==> flow/design.v <==
`timescale 1ns / 1ps
module vgaController (
        input clk ,   
        input reset ,
        output  hsync , vsync ,
        output video_on ,           
        output reg [8:0] pixel_x ,
		  output reg [9:0] pixel_y    
    );
    parameter hVisible_area  = 256 ;    
    parameter hFront_porch  = 6 ;       
    parameter hSync  = 38 ;              
    parameter hBack_porch = 19 ;        
    parameter h_max = hVisible_area + hFront_porch + hBack_porch + hSync -1 ;  
    parameter vVisible_area = 480;      
    parameter vFront_porch = 10;        
    parameter vSync = 2;                
    parameter vBack_porch = 33;         
    parameter v_max = vVisible_area + vFront_porch + vBack_porch + vSync -1 ; 
    wire h_end ;      
    wire v_end ;      
  always @(posedge clk or negedge reset)   
    begin 
            if(!reset) 
              begin
                 pixel_x <= 0 ;
              end
            else  
              begin 
                 if(h_end)
                    pixel_x <= 0;
                 else 
                    pixel_x <= pixel_x + 1;        
              end
    end
  always @(posedge clk or negedge reset) 
    begin 
            if(!reset) 
              begin
                 pixel_y <= 0 ;
              end
            else  
              begin 
                 if(h_end)
                  begin 
                     if(v_end) 
                           pixel_y <= 0 ; 
                     else 
                            pixel_y <= pixel_y + 1 ; 
                  end                
              end
    end
    assign h_end = (pixel_x == h_max) ;   
    assign v_end = (pixel_y == v_max) ;   
   assign hsync = ((pixel_x < hVisible_area + hFront_porch) ||
                                     (pixel_x > hVisible_area + hFront_porch + hSync -1));
   assign vsync = ((pixel_y < vVisible_area + vFront_porch) ||
                                     (pixel_y > vVisible_area + vFront_porch + vSync -1 ));
    assign video_on = ( (pixel_x < hVisible_area) && (pixel_y < vVisible_area) );
endmodule
# From RTL to reports: vgaController
# The steps from the RTL of vgaController to its reports follow in flow order.
# Lines are those of the file above, counted from 1.
# Operators carry their Yosys type and port widths (W data, S select, Z words).
# Not given: n/a
[setup]
top_module = "vgaController"
clock = "clk"
cell_library = "sky130hd"
lib_corner = "tt_025C_1v80"

# Elaborated design
# Yosys after proc, flatten, opt, wreduce and memory -nomap, before mapping. Enables and synchronous resets that opt folds into registers are not counted as muxes. Memory bits, and registers merged into a memory's read port (data or address), are not among the register bits. Print and check cells are not counted. Equal cells are merged and count once.
[bits]
output_inout_bits = 22
elab_cells = 17
ff_bits = 19
[classes]
eq_ne = 2
reduce_logical = 3
mux = 2
compare = 6
add_sub_neg = 2
[ops]
columns = ["cell", "n"]
rows = [
  ["$lt A10 B9 Y1 const B", 2],
  ["$lt A9 B9 Y1 const B", 2],
  ["$add A10 B1 Y10 const B", 1],
  ["$eq A10 B10 Y1 const B", 1],
  ["$gt A10 B9 Y1 const B", 1],
  ["$mux W10", 1],
  ["$add A9 B1 Y9 const B", 1],
  ["$gt A9 B9 Y1 const B", 1],
  ["$eq A9 B9 Y1 const B", 1],
  ["$mux W9", 1],
  ["$logic_or A1 B1 Y1", 2],
  ["$logic_and A1 B1 Y1", 1],
]

# Longest topological paths
# Longest topological path by Yosys (ltp), each cell counted once; first at word level (registers and memories cut), then after technology mapping (sequential cells cut; the memories' decode and read muxes count).
[logic_depth]
depth_word = 2
ABC_AREA = 0
mapped_depth = 7

# Mapped cells and area
# Yosys stat after the flow's synthesis: flattened, memories mapped to cells. It holds for the ABC_AREA given above (unset counts as 0); a run with the other value may have another netlist.
# The area totals of this step are shown rounded.
[by_type]
columns = ["cell_type", "n"]
rows = [
  ["sky130_fd_sc_hd__dfrtp_1", 19],
  ["sky130_fd_sc_hd__ha_1", 4],
  ["sky130_fd_sc_hd__xor2_1", 5],
  ["sky130_fd_sc_hd__nand2_1", 11],
  ["sky130_fd_sc_hd__nand3_1", 8],
  ["sky130_fd_sc_hd__o21ai_0", 8],
  ["sky130_fd_sc_hd__a21oi_1", 6],
  ["sky130_fd_sc_hd__nor2_1", 7],
  ["sky130_fd_sc_hd__xnor2_1", 3],
  ["sky130_fd_sc_hd__nor3_1", 5],
  ["sky130_fd_sc_hd__nand4_4", 1],
  ["sky130_fd_sc_hd__and4_1", 2],
  ["sky130_fd_sc_hd__and4bb_4", 1],
  ["sky130_fd_sc_hd__inv_1", 4],
  ["sky130_fd_sc_hd__nor3b_1", 2],
  ["sky130_fd_sc_hd__and3_1", 2],
  ["sky130_fd_sc_hd__nand4_1", 2],
  ["sky130_fd_sc_hd__buf_6", 1],
]
# Other cell types: 14; their cells: 14.
[mapped]
synth_area_um2 = 1030
cell_count = 105
buf_cells = 2
ffs = 19
seq_area_um2 = 475

# Path before layout
# Path of least setup slack by OpenSTA after synthesis, without wires, with an ideal clock, recovery checks aside; 20% of the period is set as input and as output delay. Where synthesis merged equal registers, the netlist keeps one of their names.
[synth_path]
path_type = "register to output"
startpoint = "register pixel_x[0]"
endpoint = "output hsync"
path_delay_ns = 1.226
t_required_ns = 1.496
path_slack_ns = 0.270
period_ns = 1.87
path_stages = 5
arrival_ns = 1.226
t_first_pin_ns = 0.000
n_path_buf = 0
output_delay_ns = 0.374
period_less_setup_slack_ns = 1.6
# "path_delay_ns" is the arrival time less input delay plus setup time.
# At an output port there is no setup time.
# "path_stages": output pins that drive a net of the path, with the launching flip-flop's if there is one; two outputs of one cell count as two.
# "period_less_setup_slack_ns" = period - worst setup slack (recovery checks aside). The figure is calculated, with input and output delays left at 20% of the set period.
# The rows between start and end are the longest chain of elaborated cells between them; the timing report does not say that the signal goes this way. Where chains are equally long, one stands for them.
# A line is the first line of the expression or statement that the cell stems from. Yosys adds cells for indexed reads and writes and turns some case tables into memories.
# A register here has more assigning lines than the two given.
[synth_via]
path_cell_list = "sky130_fd_sc_hd__dfrtp_1 > sky130_fd_sc_hd__ha_1 > sky130_fd_sc_hd__o21bai_1 > sky130_fd_sc_hd__a21oi_1 > sky130_fd_sc_hd__o21ai_0"
elab_chain_len = 2
cone_cells = 3
lines_between = 2
[synth_lines]
columns = ["item", "line", "source"]
rows = [
  ["start, declared", 7, "output reg [8:0] pixel_x ,"],
  ["start, assigned", 26, "pixel_x <= 0 ;"],
  ["start, assigned", 33, "pixel_x <= pixel_x + 1;"],
  ["$lt A9 B9 Y1", 55, "assign hsync = ((pixel_x < hVisible_area + hFront_porch) ||"],
  ["$logic_or A1 B1 Y1", 55, ""],
  ["end, declared", 5, "output  hsync , vsync ,"],
]

# Worst path after layout
# From the final timing report of flow run 1: the path of least setup slack in the routed layout; clock arrival at registers is part of the times.
[layout_path]
path_type = "register to output"
startpoint = "register pixel_x[1]"
endpoint = "output hsync"
period_ns = 0.932
t_required_ns = 0.75
output_delay_ns = 0.19
path_stages = 7
path_slack_ns = -0.80
n_path_buf = 2
arrival_ns = 1.55
t_first_pin_ns = 0.31
# The rows between start and end are the longest chain of elaborated cells between them; the timing report does not say that the signal goes this way. Where chains are equally long, one stands for them.
# A register here has more assigning lines than the two given.
[layout_via]
path_cell_list = "sky130_fd_sc_hd__dfrtp_2 > sky130_fd_sc_hd__buf_6 > sky130_fd_sc_hd__nand2_4 > sky130_fd_sc_hd__o21bai_4 > sky130_fd_sc_hd__a21oi_2 > sky130_fd_sc_hd__o21ai_2 > sky130_fd_sc_hd__buf_2"
elab_chain_len = 2
cone_cells = 3
lines_between = 2
[layout_lines]
columns = ["item", "line", "source"]
rows = [
  ["start, declared", 7, "output reg [8:0] pixel_x ,"],
  ["start, assigned", 26, "pixel_x <= 0 ;"],
  ["start, assigned", 33, "pixel_x <= pixel_x + 1;"],
  ["$lt A9 B9 Y1", 55, "assign hsync = ((pixel_x < hVisible_area + hFront_porch) ||"],
  ["$logic_or A1 B1 Y1", 55, ""],
  ["end, declared", 5, "output  hsync , vsync ,"],
]

# Flow measurements of vgaController on sky130hd: 2 stored runs with different settings, listed in no order. Input and output delays are each 20% of the period that was set; the output load is 0.01 pF.
# "period_less_ws_ns" = clock period - worst setup slack. The figure is calculated, with input and output delays left at 20% of the set period.
# "final_power_w": no workload was simulated; the value follows from the tool's default switching activity.
# Results are given in rounded form.

[[run]]
name = "flow run 1"
[run.settings]
period_ns = 0.932
CORE_UTILIZATION = 45
PLACE_DENSITY_LB_ADDON = 0.14
GPL_ROUTABILITY_DRIVEN = 0
CAP_MARGIN = 20
CORE_MARGIN = 2
SLEW_MARGIN = 20
[run.results]
final_power_w = 0.00132
stdcell_area_um2 = 1970
design.die.area_um2 = 2690
post_synth_area_um2 = 1030
period_less_ws_ns = 1.735
final_util_pct = 90.1
fin_ws_ns = -0.803

[[run]]
name = "flow run 2"
[run.settings]
period_ns = 1.11
CORE_UTILIZATION = 65
CORE_ASPECT_RATIO = 1.85
GPL_ROUTABILITY_DRIVEN = 1
CTS_CLUSTER_SIZE = 40
CAP_MARGIN = 30
MAX_ROUTING_LAYER = "met5"
CORE_MARGIN = 2
SLEW_MARGIN = 20
[run.results]
outcome = "not finished: placement ended with error DPL-0038"
